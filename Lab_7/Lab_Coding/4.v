==> flow/design.v <==
module TrafficLightCounter(CLK,a1,b1,c1,d1,e1,f1,g1,a2,b2,c2,d2,e2,f2,g2);
    input wire CLK;
    output reg a1,b1,c1,d1,e1,f1,g1,a2,b2,c2,d2,e2,f2,g2;
    reg [3:0]tens;
    reg [3:0]unity;
    reg [1:0]flag = 2'b00;
    reg flag2 = 1'b1;
    reg atzero = 1'b1;
    reg [1:0]yellowcounterflash = 2'b00;
    reg [2:0]yellowcoutner = 3'b000;
    reg yellowlight = 1'b1;
    always@(posedge CLK)
        begin
            if(flag2 == 1'b1)
                begin
                    tens = 4'b0001;
                    unity = 4'b0010;
                    flag2 = 1'b0;
                end
            if(flag == 2'b00)
                begin
                    if(unity != 4'b0000)
                        begin
                            unity = unity - 4'b0001;
                        end
                    if(unity == 0 && tens != 4'b0000)
                        begin
                            if(atzero == 1'b0)                            
                                begin
                                    unity = 4'b1001;
                                    tens = tens - 4'b0001;
                                    atzero = 1'b1;
                                end
                            else
                                atzero = 1'b0;
                        end
                    if(unity == 4'b0000 && tens == 4'b0000)    
                        begin
                            if(atzero == 1'b0)
                                begin
                                    tens = 4'b1000;
                                    unity = 4'b1000;
                                    flag = 2'b11;
                                    atzero = 1'b1;
                                end   
                            else
                                atzero = 1'b0;
                        end  
                end
            if(flag == 2'b01)
                begin
                    if(yellowcounterflash == 2'b11)
                        begin
                            yellowlight = 1'b1;
                            yellowcoutner = yellowcoutner +3'b001;
                            if(yellowcoutner == 3'b100)
                                begin
                                    flag = 2'b00;
                                    yellowlight = 1'b0;
                                    tens = 4'b0001;
                                    unity = 4'b0010;
                                    yellowcoutner = 3'b000;
                                    yellowcounterflash = 2'b00;
                                end
                        end
                    else
                        begin
                            yellowcounterflash = yellowcounterflash + 2'b01;
                            yellowlight = ~yellowlight;
                        end
                end
            if(flag == 2'b11)
                begin
                    if(unity != 4'b0000)
                        begin
                            unity = unity - 4'b0001;
                        end
                    if(unity == 0 && tens != 4'b0000)
                        begin
                            if(atzero == 1'b0)                            
                                begin
                                    unity = 4'b1001;
                                    tens = tens - 4'b0001;
                                    atzero = 1'b1;
                                end
                            else
                                atzero = 1'b0;
                        end
                    if(unity == 4'b0000 && tens == 4'b0000)    
                        begin
                            if(atzero == 1'b0)
                                begin
                                    tens = 4'b0000;
                                    unity = 4'b0000;
                                    flag = 2'b01;
                                    atzero = 1'b1;
                                end   
                            else
                                atzero = 1'b0;
                        end  
                end
            case(unity)
                4'b0000: {a1,b1,c1,d1,e1,f1,g1}=7'b1111110;
                4'b0001: {a1,b1,c1,d1,e1,f1,g1}=7'b0110000;
                4'b0010: {a1,b1,c1,d1,e1,f1,g1}=7'b1101101;
                4'b0011: {a1,b1,c1,d1,e1,f1,g1}=7'b1111001;
                4'b0100: {a1,b1,c1,d1,e1,f1,g1}=7'b0110011;
                4'b0101: {a1,b1,c1,d1,e1,f1,g1}=7'b1011011;
                4'b0110: {a1,b1,c1,d1,e1,f1,g1}=7'b1011111;
                4'b0111: {a1,b1,c1,d1,e1,f1,g1}=7'b1110000;
                4'b1000: {a1,b1,c1,d1,e1,f1,g1}=7'b1111111;
                4'b1001: {a1,b1,c1,d1,e1,f1,g1}=7'b1110011;
            endcase
            case(tens)
                4'b0000: {a2,b2,c2,d2,e2,f2,g2}=7'b1111110;
                4'b0001: {a2,b2,c2,d2,e2,f2,g2}=7'b0110000;
                4'b0010: {a2,b2,c2,d2,e2,f2,g2}=7'b1101101;
                4'b0011: {a2,b2,c2,d2,e2,f2,g2}=7'b1111001;
                4'b0100: {a2,b2,c2,d2,e2,f2,g2}=7'b0110011;
                4'b0101: {a2,b2,c2,d2,e2,f2,g2}=7'b1011011;
                4'b0110: {a2,b2,c2,d2,e2,f2,g2}=7'b1011111;
                4'b0111: {a2,b2,c2,d2,e2,f2,g2}=7'b1110000;
                4'b1000: {a2,b2,c2,d2,e2,f2,g2}=7'b1111111;
                4'b1001: {a2,b2,c2,d2,e2,f2,g2}=7'b1110011;
            endcase
        end
endmodule
======== Reports on TrafficLightCounter ========
What the tools print for TrafficLightCounter, step after step.
Line numbers count from 1 in the design file above.
A cell with - has no value.
set-up
  top module .............................. TrafficLightCounter
  clock port .............................. CLK
  cell library ............................ sky130hd
  corner .................................. tt_025C_1v80

======== After elaboration ========
Counts by Yosys on the flattened word-level netlist (proc, flatten, opt, wreduce; memories kept). Register bits leave out memories and registers merged into their read ports (data or address). Print and check cells are left out. Cells with the same type and inputs are merged into one.
operators by class
  reduce/logical cells .................... 59
  mux-type cells .......................... 73
  $add $sub $neg .......................... 6
  eq/ne operators ......................... 23
operators with widths
  operator                                                                  count
  4-bit 2-to-1 mux                                                          36
  6-bit OR reduction                                                        6
  4-bit by 3-bit == test with 1-bit output (second input constant)          8
  4-bit logical NOT                                                         8
  8-bit OR reduction                                                        4
  2-bit nonzero test                                                        14
  1-bit case mux with 2-bit select                                          14
  4-bit OR reduction                                                        6
  2-bit 2-to-1 mux                                                          11
  9-bit OR reduction                                                        2
  4-bit by 1-bit subtractor with 4-bit output (second input constant)       4
  4-bit by 2-bit == test with 1-bit output (second input constant)          4
  4-bit == test (second input constant)                                     4
  4-bit nonzero test                                                        4
  7-bit OR reduction                                                        2
  1-bit 2-to-1 mux                                                          12
  2-bit OR reduction                                                        4
  4-bit by 1-bit == test with 1-bit output (second input constant)          2
  3-bit OR reduction                                                        2
  1-bit logical AND                                                         4
  2-bit == test (second input constant)                                     2
  2-bit AND reduction                                                       2
  3-bit by 1-bit adder with 3-bit output (second input constant)            1
  3-bit == test (second input constant)                                     1
  2-bit by 1-bit adder with 2-bit output (second input constant)            1
  2-bit by 1-bit == test with 1-bit output (second input constant)          1
  2-bit by 1-bit inequality test with 1-bit output (second input constant)  1
  2-bit logical NOT                                                         1
bit counts
  output and inout port bits .............. 14
  cells after elaboration ................. 182
  flip-flop bits (word level) ............. 31
  input port bits ......................... 1

======== Logic depth ========
Longest topological path by Yosys (ltp), each cell counted once; first at word level (registers and memories cut), then after technology mapping (sequential cells cut; the memories' decode and read muxes count).
depth
  depth after elaboration ................. 29
  ABC_AREA ................................ 1
  depth in mapped cells ................... 29
  gate-level depth less buffers ........... 28

======== Synthesis result ========
The flow's flattened synthesis, as Yosys stat reports it; memories are mapped. The netlist is that of the ABC_AREA named above (0 if unset); the other value can give another one.
mapped netlist
  sequential part of the area ............. 810.8 µm²
  buffer cells ............................ 2
  standard cells after synthesis .......... 353
  flip-flop cells ......................... 31
  chip area (Yosys) ....................... 2,466.1 µm²
cell types
  type                       count  total area (µm²)
  sky130_fd_sc_hd__edfxtp_1  19     570.547
  sky130_fd_sc_hd__nand2_1   106    397.882
  sky130_fd_sc_hd__dfxtp_1   12     240.23
  sky130_fd_sc_hd__inv_1     48     180.173
  sky130_fd_sc_hd__nand3_1   36     180.173
  sky130_fd_sc_hd__nor2_1    32     120.115
  sky130_fd_sc_hd__nand2_2   18     112.608
  sky130_fd_sc_hd__ha_1      7      87.584
  sky130_fd_sc_hd__nor2_4    6      67.565
  sky130_fd_sc_hd__nand2_4   5      56.304
  sky130_fd_sc_hd__nand3_4   3      52.55
  sky130_fd_sc_hd__o21ai_0   9      45.043
  sky130_fd_sc_hd__xor2_1    4      35.034
  sky130_fd_sc_hd__inv_2     9      33.782
  sky130_fd_sc_hd__nand3_2   3      30.029
  sky130_fd_sc_hd__o21ai_2   3      26.275
  sky130_fd_sc_hd__nand4_1   4      25.024
  sky130_fd_sc_hd__o21ai_1   5      25.024
Not listed: further types 16, cells in them 24.

======== Worst setup path after synthesis ========
Path of least setup slack by OpenSTA after synthesis, without wires, with an ideal clock, recovery checks aside; 20% of the period is set as input and as output delay. Where synthesis merged equal registers, the netlist keeps one of their names.
timing post-synthesis
  kind .................................... register -> register
  start point ............................. reg flag2
  end point ............................... reg f2
  path buffers ............................ 1
  slack ................................... 1.057 ns
  time at the first pin ................... 0.000 ns
  delay of the path ....................... 3.233 ns
  clock period ............................ 4.29 ns
  required time ........................... 4.039 ns
  arrival time ............................ 2.982 ns
  library setup time ...................... 0.251 ns
  stages on the path ...................... 27
  period reached after synthesis .......... 3.233 ns
"delay of the path" = arrival - input delay + setup time.
"stages on the path": output pins that drive a net of the path, with the launching flip-flop's if there is one; two outputs of one cell count as two.
"period reached after synthesis" = period - worst setup slack (recovery checks aside). The figure is calculated, with input and output delays left at 20% of the set period.
The rows between start and end are the longest chain of elaborated cells between them; the timing report does not say that the signal goes this way. Where chains are equally long, one stands for them.
A line is the first line of the expression or statement that the cell stems from. Yosys adds cells for indexed reads and writes and turns some case tables into memories.
The path ends at the data pin of a flip-flop with enable; ways to the enable are not counted.
on the way, post-synthesis
  cell sequence ........................... sky130_fd_sc_hd__dfxtp_1 -> sky130_fd_sc_hd__inv_2 -> sky130_fd_sc_hd__nand2_2 -> sky130_fd_sc_hd__ha_1 -> sky130_fd_sc_hd__nand4_1 -> sky130_fd_sc_hd__nand3_1 -> sky130_fd_sc_hd__nor2_4 -> sky130_fd_sc_hd__nand3_4 -> sky130_fd_sc_hd__nand3_1 -> sky130_fd_sc_hd__nand3_1 -> sky130_fd_sc_hd__ha_1 -> sky130_fd_sc_hd__or2_2 -> sky130_fd_sc_hd__nand2_1 -> sky130_fd_sc_hd__nand2_1 -> sky130_fd_sc_hd__inv_1 -> sky130_fd_sc_hd__nor2_1 -> sky130_fd_sc_hd__nand3_2 -> sky130_fd_sc_hd__nand2_1 -> sky130_fd_sc_hd__nand2_1 -> sky130_fd_sc_hd__nand2_2 -> sky130_fd_sc_hd__nand2_4 -> sky130_fd_sc_hd__inv_4 -> sky130_fd_sc_hd__nand2_2 -> sky130_fd_sc_hd__buf_6 -> sky130_fd_sc_hd__nand2_2 -> sky130_fd_sc_hd__o21ai_2 -> sky130_fd_sc_hd__inv_2
  length of the longest elaborated chain .. 29
  elaborated cells between the ends (all ways) .. 80
  RTL lines with such cells ............... 21
  those cells by class .................... add/sub (4); eq/ne (11); mux (48); reduce/logical (17)
ends and longest elaborated chain, post-synthesis
  element                                      RTL line  RTL
  start, declared                              7         reg flag2 = 1'b1;
  start, assigned                              18        flag2 = 1'b0;
  4-bit 2-to-1 mux                             14        if(flag2 == 1'b1)
  4-bit by 1-bit subtractor with 4-bit output  24        unity = unity - 4'b0001;
  4-bit 2-to-1 mux                             22        if(unity != 4'b0000)
  4-bit 2-to-1 mux                             20        if(flag == 2'b00)
  4-bit logical NOT                            26        if(unity == 0 && tens != 4'b0000)
  1-bit logical AND                            26
  4-bit 2-to-1 mux                             26
  [15 not listed]                              -
  4-bit logical NOT                            89        if(unity == 4'b0000 && tens == 4'b0000)
  1-bit logical AND                            89
  4-bit 2-to-1 mux                             89
  4-bit 2-to-1 mux                             72        if(flag == 2'b11)
  4-bit == test                                114       case(tens)
  6-bit OR reduction                           -
  1-bit case mux with 2-bit select             114
  end, declared                                3         output reg a1,b1,c1,d1,e1,f1,g1,a2,b2,c2,d2,e2,f2,g2;

======== Timing after layout ========
From the final timing report of job 1: the path of least setup slack in the routed layout; clock arrival at registers is part of the times.
timing after layout
  kind .................................... register -> register
  start point ............................. reg flag2
  end point ............................... reg b2
  stages on the path ...................... 27
  path buffers ............................ 0
  library setup time ...................... 0.23 ns
  required time ........................... 3.84 ns
  time at the first pin ................... 0.27 ns
  clock period ............................ 3.79 ns
  arrival time ............................ 3.43 ns
  slack ................................... 0.41 ns
The rows between start and end are the longest chain of elaborated cells between them; the timing report does not say that the signal goes this way. Where chains are equally long, one stands for them.
The path ends at the data pin of a flip-flop with enable; ways to the enable are not counted.
on the way, after layout
  cell sequence ........................... sky130_fd_sc_hd__dfxtp_2 -> sky130_fd_sc_hd__inv_4 -> sky130_fd_sc_hd__nand2_4 -> sky130_fd_sc_hd__ha_4 -> sky130_fd_sc_hd__nand3_2 -> sky130_fd_sc_hd__nand2_1 -> sky130_fd_sc_hd__nand2_2 -> sky130_fd_sc_hd__nor2_4 -> sky130_fd_sc_hd__nand3_4 -> sky130_fd_sc_hd__nand3_1 -> sky130_fd_sc_hd__nand3_2 -> sky130_fd_sc_hd__ha_1 -> sky130_fd_sc_hd__or2_2 -> sky130_fd_sc_hd__nand2_1 -> sky130_fd_sc_hd__nand2_1 -> sky130_fd_sc_hd__inv_1 -> sky130_fd_sc_hd__nor2_1 -> sky130_fd_sc_hd__nand3_2 -> sky130_fd_sc_hd__nand2_1 -> sky130_fd_sc_hd__nand2_1 -> sky130_fd_sc_hd__nand2_2 -> sky130_fd_sc_hd__nand2_4 -> sky130_fd_sc_hd__inv_4 -> sky130_fd_sc_hd__nand2_4 -> sky130_fd_sc_hd__nand2_1 -> sky130_fd_sc_hd__nand2_1 -> sky130_fd_sc_hd__inv_1
  length of the longest elaborated chain .. 29
  elaborated cells between the ends (all ways) .. 80
  RTL lines with such cells ............... 21
  those cells by class .................... add/sub (4); eq/ne (11); mux (48); reduce/logical (17)
ends and longest elaborated chain, after layout
  element                                      RTL line  RTL
  start, declared                              7         reg flag2 = 1'b1;
  start, assigned                              18        flag2 = 1'b0;
  4-bit 2-to-1 mux                             14        if(flag2 == 1'b1)
  4-bit by 1-bit subtractor with 4-bit output  24        unity = unity - 4'b0001;
  4-bit 2-to-1 mux                             22        if(unity != 4'b0000)
  4-bit 2-to-1 mux                             20        if(flag == 2'b00)
  4-bit logical NOT                            26        if(unity == 0 && tens != 4'b0000)
  1-bit logical AND                            26
  4-bit 2-to-1 mux                             26
  [15 not listed]                              -
  4-bit logical NOT                            89        if(unity == 4'b0000 && tens == 4'b0000)
  1-bit logical AND                            89
  4-bit 2-to-1 mux                             89
  4-bit 2-to-1 mux                             72        if(flag == 2'b11)
  4-bit == test                                114       case(tens)
  8-bit OR reduction                           -
  1-bit case mux with 2-bit select             114
  end, declared                                3         output reg a1,b1,c1,d1,e1,f1,g1,a2,b2,c2,d2,e2,f2,g2;

# Flow runs of TrafficLightCounter

Design TrafficLightCounter on sky130hd. What follows are 2 stored runs of the flow, each under its own settings; their order means nothing. The constraints put input and output delay at 20% of the set period each and load the outputs with 0.01 pF.
By "clock period reached" is meant the clock period of the run minus its worst setup slack. This is arithmetic on one report: input and output delays are still those of the set period (20% each).
By "critical setup path time" is meant the share of the clock period that the worst setup path is allowed (20% is reserved at inputs, 20% at outputs), minus its slack. Clock arrival times at its registers enter into it.

---- job 1 ----
settings
  period_ns = 3.79
  CORE_UTILIZATION = 24
  PLACE_DENSITY_LB_ADDON = 0.06
  CORE_MARGIN = 2
  ABC_AREA = 1
  GPL_ROUTABILITY_DRIVEN = 0
  CTS_CLUSTER_DIAMETER = 100
  SLEW_MARGIN = 30
  CAP_MARGIN = 20
results
  netlist area reported by Yosys .......... 2,466.1 µm²
  clock period reached .................... 3.383 ns
  worst hold slack in the final report .... 0.559 ns
  worst setup slack after layout .......... 0.407 ns
  critical setup path time ................ 3.38 ns
  worst setup path kind ................... register -> register
  utilization ............................. 0.291
  die size ................................ 11,102.8 µm²

---- job 2 ----
settings
  period_ns = 3.93
  CORE_UTILIZATION = 68
  SETUP_SLACK_MARGIN = 0.42
  PLACE_DENSITY_LB_ADDON = 0.13
  CORE_ASPECT_RATIO = 0.89
  CORE_MARGIN = 5
  CELL_PAD_IN_SITES_GLOBAL_PLACEMENT = 0
  CELL_PAD_IN_SITES_DETAIL_PLACEMENT = 0
  TNS_END_PERCENT = 5
  ABC_AREA = 0
  CAP_MARGIN = 15
  MAX_ROUTING_LAYER = met4
  SLEW_MARGIN = 20
results
  incomplete, routing halted on GRT-0232
